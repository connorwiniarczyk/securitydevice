==> flow/design.v <==
module Decoder(input logic [3:0]row,
                 input clk, reset,
                 output logic [3:0]column,
                 output logic [3:0] digit,
                 output logic valid,
                 output logic [7:0]led
    );
        logic [4:0]  buttons;  
        logic [1:0] count=0; 
        logic [1:0] nextcount;
        assign digit = buttons[3:0];
        assign valid = buttonPressed;
    always_ff@ (posedge clk) 
        count <= nextcount;  
    always_comb 
          if(buttons[4])  nextcount = count ;
          else nextcount = count +1; 
    logic buttonPressed;
    always_ff @(posedge clk) begin
      if(count == 0)      buttonPressed = 0;
      if(buttons[4] == 1) buttonPressed = 1;
    end
    always_comb 
        case(count) 
        2'b00: case(row)    
                4'b1110: buttons = 5'b10001; 
                4'b1101: buttons = 5'b10100; 
                4'b1011: buttons = 5'b10111; 
                4'b0111: buttons = 5'b10000; 
                default : buttons = 5'b00000; 
                endcase
        2'b01: case(row)    
                 4'b1110: buttons = 5'b10010; 
                 4'b1101: buttons = 5'b10101; 
                 4'b1011: buttons = 5'b11000; 
                 default : buttons = 5'b00000; 
                 endcase
        2'b10: case(row)    
               4'b1110: buttons = 5'b10011; 
               4'b1101: buttons = 5'b10110; 
               4'b1011: buttons = 5'b11001; 
               4'b0111: buttons = 5'b11110;  
               default : buttons = 5'b00000; 
               endcase
        2'b11: case(row)    
               4'b1110: buttons = 5'b11010;  
               4'b1011: buttons = 5'b11100;  
               default : buttons = 5'b00000; 
               endcase
endcase
        always_comb  
                    case(count)
                    2'b00: column = 4'b1110;
                    2'b01: column = 4'b1101;
                    2'b10: column = 4'b1011;
                    2'b11: column = 4'b0111;
                    default : column = 4'b1111;
                    endcase
        logic out;
endmodule
# From RTL to reports: Decoder
# What the tools print for Decoder, step after step.
# Lines are those of the file above, counted from 1.
# Operators: Yosys type, input widths -> output width; for muxes data width and select width s.
# Cell names lack the library's common part.
# A cell with - has no value.
dict set report design {
  design {Decoder}
  clock_port {clk}
  cell_library {sky130hd}
  corner {tt_025C_1v80}
}

# Elaborated design
# Counts by Yosys on the flattened word-level netlist (proc, flatten, opt, wreduce; memories kept). Register bits leave out memories and registers merged into their read ports (data or address); mux counts leave out enables and synchronous resets folded into registers. Print and check cells are left out. Cells with the same type and inputs are merged into one.
dict set report bits {
  regBits 3
  latchBits 0
  ramBits 0
  romBits 0
  clocked_rd_ports_x_width 0
  n_memories 0
  input_bits 6
  out_inout_bits 17
}
dict set report op_classes {
  add_sub_neg 1
  mul 0
  div 0
  compare 0
  eq_ne 7
  n_shift 0
  n_mux 6
  n_logic 0
  n_reduce_logical 1
}
# cell n
set ops {}
lappend ops {{$pmux 5 s4} 3}
lappend ops {{$pmux 4 s4} 1}
lappend ops {{$pmux 5 s3} 1}
lappend ops {{$eq 4x4->1 const B} 3}
lappend ops {{$pmux 5 s2} 1}
lappend ops {{$eq 2x2->1 const B} 2}
lappend ops {{$eq 4x3->1 const B} 1}
lappend ops {{$add 2x1->2 const B} 1}
lappend ops {{$eq 2x1->1 const B} 1}
lappend ops {{$logic_not 2->1} 1}

# Logic depth
# Yosys ltp: most cells in a row. Word level: on the elaborated netlist, between registers, memories and ports. Mapped: between sequential cells and ports; inverters and the memories' decode and read muxes count.
dict set report logic_depth {
  word_depth 3
  abc_area 0
  ltp_mapped 7
}

# Synthesis result
# Yosys stat after the flow's synthesis: flattened, memories mapped to cells. It holds for the ABC_AREA given above (unset counts as 0); a run with the other value may have another netlist.
# The area totals of this step are shown rounded.
dict set report synth_totals {
  mapped_cells 72
  yosys_area_um2 579
  seqArea_um2 80.1
  flip_flops 3
}
# cell n area_total_um2
set types {}
lappend types {buf_4 15 112.608}
lappend types {ha_1 8 100.096}
lappend types {edfxtp_1 2 60.058}
lappend types {inv_1 7 26.275}
lappend types {nand4b_1 3 26.275}
lappend types {nand3b_1 3 22.522}
lappend types {dfxtp_1 1 20.019}
lappend types {o21ai_0 4 20.019}
lappend types {o21ai_2 2 17.517}
lappend types {xnor2_1 2 17.517}
lappend types {a21oi_1 3 15.014}
lappend types {nand3_1 3 15.014}
lappend types {nor4b_2 1 15.014}
lappend types {a22oi_2 1 12.512}
lappend types {a31oi_1 2 12.512}
lappend types {nand4_1 2 12.512}
lappend types {buf_6 1 11.261}
lappend types {nand2_1 3 11.261}
# Other cell types: 7; their cells: 9.

# Timing after synthesis
# Source: OpenSTA report_checks on the synthesized netlist (no wires, ideal clock, input and output delay 20% of the period each), path of least setup slack; recovery checks are left aside. Register names are those of the netlist, which keeps one name where synthesis merged equal registers.
dict set report synth_timing {
  kind {reg-to-output}
  from {register count[0]}
  to {output digit[0]}
  period_ps 1860
  t_arrival_ps 1353
  t_required_ps 1488
  setup_slack_ps 135
  delay_ps 1353
  driving_pins 7
  synth_period_reached_ps 1725
}
# "delay_ps" = arrival - input delay + setup time.
# A path that ends at an output port has no setup time.
# "driving_pins": output pins that drive a net of the path, with the launching flip-flop's if there is one; two outputs of one cell count as two.
# "synth_period_reached_ps" is the clock period less the worst setup slack; recovery checks do not enter. This is arithmetic on one report: input and output delays are still those of the set period (20% each).
# Between the ends stands the longest chain of elaborated cells between them, by number of cells; it is not shown to be the way that was timed. Of several equally long chains one is given.
# A line is the first line of the expression or statement that the cell stems from. Yosys adds cells for indexed reads and writes and turns some case tables into memories.
dict set report synth_between {
  path_cell_list {edfxtp_1 -> inv_1 -> ha_1 -> or2_2 -> nand4_1 -> o21ai_0 -> buf_4}
  elab_chain_cells 2
}
# element line
set synth_lines {}
lappend synth_lines {{from (decl)} 9} ;# logic [1:0] count=0;
lappend synth_lines {{from (assign)} 14} ;# count <= nextcount;
lappend synth_lines {{$eq 2x2->1} 24} ;# case(count)
lappend synth_lines {{$pmux 5 s4} 24}
lappend synth_lines {{to (decl)} 4} ;# output logic [3:0] digit,
# Nets of the timed path that keep an RTL name, with a line that drives or declares them; the list need not be complete.
# net line
set synth_nets {}
lappend synth_nets {buttons[0] 24}

# Timing after layout
# From the final timing report of run A: the path of least setup slack in the routed layout; clock arrival at registers is part of the times.
# The path's times are printed in steps of 10 ps; the period is the one set.
dict set report layout_timing {
  kind {reg-to-output}
  from {register count[0]}
  to {output digit[3]}
  period_ps 1740
  t_arrival_ps 1820
  t_required_ps 1390
  setup_slack_ps -430
  driving_pins 8
}
# Between the ends stands the longest chain of elaborated cells between them, by number of cells; it is not shown to be the way that was timed. Of several equally long chains one is given.
dict set report layout_between {
  path_cell_list {edfxtp_1 -> inv_2 -> ha_4 -> o21ai_1 -> o21ai_1 -> nand3_1 -> a21oi_1 -> buf_2}
  elab_chain_cells 2
}
# element line
set layout_lines {}
lappend layout_lines {{from (decl)} 9} ;# logic [1:0] count=0;
lappend layout_lines {{from (assign)} 14} ;# count <= nextcount;
lappend layout_lines {{$eq 2x2->1} 24} ;# case(count)
lappend layout_lines {{$pmux 5 s4} 24}
lappend layout_lines {{to (decl)} 4} ;# output logic [3:0] digit,

# Settings and measured results of 2 stored flow runs for module Decoder (sky130hd), not sorted in any way. The constraints put input and output delay at 20% of the set period each and load the outputs with 0.01 pF.
# By "period_reached_ps" is meant the clock period of the run minus its worst setup slack. This is arithmetic on one report: input and output delays are still those of the set period (20% each).
# "critical_path_time_ps" means the part of the period allowed to the worst setup path (the constraints hold back 20% at inputs and 20% at outputs) less its slack; where the path has registers, the arrival times of their clocks count too.
# "power.total_uw": no workload was simulated; the value follows from the tool's default switching activity.
# "critical_path_time_ps" is known to 10 ps.
# The results are shown rounded.
run="run A" settings period_ns=1.74 CORE_UTILIZATION=45 SETUP_SLACK_MARGIN=0.39 PLACE_DENSITY_LB_ADDON=0.22 HOLD_SLACK_MARGIN=0.27 CORE_ASPECT_RATIO=1.48 CORE_MARGIN=9 CELL_PAD_IN_SITES_GLOBAL_PLACEMENT=0 GPL_ROUTABILITY_DRIVEN=1 CTS_CLUSTER_SIZE=30 MAX_ROUTING_LAYER="met4" CAP_MARGIN=20 SLEW_MARGIN=20
run="run A" results period_reached_ps=2167 finish.utilization_pct=91.6 power.total_uw=1880 worst_setup_slack_ps=-427 worst_hold_slack_ps=492 critical_path_time_ps=1820 path_kind="reg-to-output" dieArea_um2=2930 tns_setup_ps=-1330 finalCellArea_um2=1080 yosys.chip_area_um2=579
run="run B" settings period_ns=3.33 CORE_UTILIZATION=64 SETUP_SLACK_MARGIN=0.93 CORE_ASPECT_RATIO=1.38 CORE_MARGIN=4 CELL_PAD_IN_SITES_DETAIL_PLACEMENT=2 ABC_AREA=0 GPL_TIMING_DRIVEN=1 GPL_ROUTABILITY_DRIVEN=1 MAX_ROUTING_LAYER="met4" CAP_MARGIN=20 SLEW_MARGIN=20
run="run B" outcome="not finished: floorplanning ended with error PDN-0185"
