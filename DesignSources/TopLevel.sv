==> flow/design.v <==
`timescale 1ns / 1ps
module TopLevel(
        input clk_raw, reset,
        input [3:0] keyPad_row,
        output buzzer,
        output [3:0] keyPad_column,
        output [6:0] seg,    
        output [7:0] an,      
        output [1:0] led
    );
    logic clk;   
    clkdiv clkdiv(clk_raw, , clk);  
    logic [15:0] digits;
    logic [3:0] digitsToDisplay;
    logic [1:0] displayMode;
    logic [1:0] buzzerMode;
    logic enter, newPassword;
    logic setPassword;
    logic match[2:0], storageFull;
    logic [15:0] currentPassword;
    logic buzzerDone;
    assign match[0] = (currentPassword == digits); 
    assign match[2] = match[0] && match[1];
    Display display(
        .clk(clk), .reset(reset),
        .Digits(digits), .DispMode(displayMode), .Valid(digitsToDisplay),
        .anodes(an), .digits(seg)
    );
    KeyPadController keyPad(
        .clk(clk), .reset(reset),
        .clear_external(enter),    
        .keyPad_row(keyPad_row), .keyPad_column(keyPad_column),
        .digits(digits), .digitsToDisplay(digitsToDisplay), .storageFull(match[1]),
        .enter(enter), .newPassword(newPassword)
    );
    ControlFSM control(
        .clk(clk), .reset(reset),
        .enter(enter), .newPassword(newPassword),
        .match(match[2]), .valid(match[1]),
        .buzzerDone(buzzerDone),
        .buzzerMode (buzzerMode), .displayMode(displayMode),
        .setPassword(setPassword)
    );
    PasswordStore password(
        .clk(clk), .reset(reset),
        .newPassword(digits),
        .set(setPassword),
        .out(currentPassword)
    );
    Buzzer buzzerController(
        .CLK(clk_raw), .Mode(buzzerMode), .out(buzzer), .done(buzzerDone)
    );
endmodule
module PasswordStore(
        input clk, reset,
        input [15:0] newPassword,
        input set,
        output [15:0] out
    );
    logic [15:0] password;
    always_ff @(posedge clk) begin
        if(reset)       password = 16'h0000;
        else if(set)    password = newPassword;
    end
    assign out = password;
endmodule
From RTL to reports: PasswordStore. What the tools print for PasswordStore, step after step. Line numbers count from 1 in the design file above. A cell with - has no value.

Top module: PasswordStore. Clock: clk. Standard-cell library: sky130hd. Library corner: tt_025C_1v80.

Word-level counts. Source: Yosys, flattened and elaborated, memories not mapped. Widths are those after wreduce; folded enables and synchronous resets count as part of the registers. Registers that Yosys merges into a memory's read port (data or address) are not register bits. Print and check cells do not count. Equal cells are merged and count once.

For input port bits the number is 19. Under word-level cells stands 1. Under output and inout bits stands 16. For register bits the number is 16.

Depth. Yosys ltp: most cells in a row. Word level: on the elaborated netlist, between registers, memories and ports. Mapped: between sequential cells and ports; inverters and the memories' decode and read muxes count.

For depth after elaboration the number is 0. The figure for ABC_AREA is 0. The figure for depth in mapped cells is 4. Under mapped depth without buffers stands 2.

Synthesis result. The flow's flattened synthesis, as Yosys stat reports it; memories are mapped. The netlist is that of the ABC_AREA named above (0 if unset); the other value can give another one.

Cells by type: sky130_fd_sc_hd__dfxtp_1 (number 16, area in all 320.307 um^2); sky130_fd_sc_hd__mux2i_1 (number 16, area in all 160.154 um^2); sky130_fd_sc_hd__nor2_1 (number 16, area in all 60.058 um^2); sky130_fd_sc_hd__buf_12 (number 1, area in all 20.019 um^2); sky130_fd_sc_hd__buf_6 (number 1, area in all 11.261 um^2); sky130_fd_sc_hd__buf_2 (number 1, area in all 5.005 um^2); sky130_fd_sc_hd__buf_1 (number 1, area in all 3.754 um^2).

Standard cells after synthesis: 52. Under buffers stands 4. For mapped flip-flops the number is 16. Sequential area: 320.3 um^2. Under cell area after synthesis stands 580.6 um^2.

Worst setup path after synthesis. OpenSTA on the mapped netlist: ideal clock, no wires. The path of least setup slack (recovery checks aside). Input and output delay are each 20% of the period. Register names are those of the netlist, which keeps one name where synthesis merged equal registers.

Kind: input-to-reg. Start point: in set. End point: reg password[10]. The figure for setup time is 117 ps. The figure for time at the first pin is 174 ps. Under path delay stands 582 ps. For data arrival time the number is 639 ps. Under external input delay stands 174 ps. Under data required time stands 751 ps. Period: 868 ps. Under stages stands 4. For slack the number is 112 ps. Path buffers: 2. The figure for synthesis period reached is 756 ps.

"path delay" = arrival - input delay + setup time. "stages": output pins that drive a net of the path, with the launching flip-flop's if there is one; two outputs of one cell count as two. "synthesis period reached" = period - worst setup slack (recovery checks aside). The figure is calculated, with input and output delays left at 20% of the set period.

Path through: sky130_fd_sc_hd__buf_6 sky130_fd_sc_hd__buf_12 sky130_fd_sc_hd__mux2i_1 sky130_fd_sc_hd__nor2_1.

RTL lines, path post-synthesis: start: declaration (line 57) `input set,`; end: assignment (line 62) `if(reset)       password = 16'h0000;`; end: assignment (line 63) `else if(set)    password = newPassword;`; end: declaration (line 60) `logic [15:0] password;`.

Chain of elaborated cells between the ends: none given.

Worst path after layout. From the final timing report of record 2: the path of least setup slack in the routed layout; clock arrival at registers is part of the times. The report prints the path's times to 10 ps; the period is as set.

Kind: reg-to-output. Start point: reg password[3]. End point: out out[3]. For slack the number is -220 ps. Path buffers: 1. Output delay: 130 ps. The figure for time at the first pin is 280 ps. Period: 636 ps. Under stages stands 2. Under data required time stands 510 ps. For data arrival time the number is 730 ps.

Path through: sky130_fd_sc_hd__dfxtp_2 sky130_fd_sc_hd__buf_6. The figure for length of the longest elaborated chain is 0. The figure for elaborated cells between the ends (all ways) is 0. The figure for RTL lines with such cells is 0.

RTL lines, path after layout: start: declaration (line 60) `logic [15:0] password;`; start: assignment (line 62) `if(reset)       password = 16'h0000;`; start: assignment (line 63) `else if(set)    password = newPassword;`; end: declaration (line 58) `output [15:0] out`.

Data sheet: physical implementation of PasswordStore

Flow measurements of PasswordStore on sky130hd: 2 stored runs with different settings, listed in no order. Input and output delays are each 20% of the period that was set; the output load is 0.01 pF. "achieved period" = clock period - worst setup slack. The figure is calculated, with input and output delays left at 20% of the set period. "time on the worst setup path" = time allowed to the worst setup path (clock period - input delay - output delay, where it has them) - its slack; a late launch clock adds to it, a late capture clock takes from it. "overall power" is the tool's figure for a default switching activity; nothing was simulated. "time on the worst setup path" is known to 10 ps.

Record 1 has these settings: period_ns 0.408; CORE_UTILIZATION 61; SETUP_SLACK_MARGIN 0.12; PLACE_DENSITY_LB_ADDON 0.24; HOLD_SLACK_MARGIN 0.22; CORE_MARGIN 5; TNS_END_PERCENT 65; CTS_CLUSTER_SIZE 85; MIN_ROUTING_LAYER met1; CAP_MARGIN 20; SLEW_MARGIN 20. Outcome: unfinished; error FLW-0024 in placement.

Record 2 has these settings: period_ns 0.636; CORE_UTILIZATION 26; PLACE_DENSITY_LB_ADDON 0.1; CORE_ASPECT_RATIO 0.9; GPL_TIMING_DRIVEN 1; CTS_CLUSTER_DIAMETER 164; MIN_ROUTING_LAYER met2; CAP_MARGIN 20; CORE_MARGIN 2; SLEW_MARGIN 20. The achieved period stands at 854 ps. The overall power stands at 0.002084 W. The utilization after routing reads 0.496. The area of the standard cells in the finished layout comes to 1063.5 um^2. The measured total negative slack is -3686 ps. The area of the die is 2627.5 um^2. The worst setup slack after layout is -218 ps. The time on the worst setup path reads 730 ps. Critical path kind: reg-to-output. The chip area in the Yosys report stands at 580.6 um^2. The worst hold slack is 440 ps.
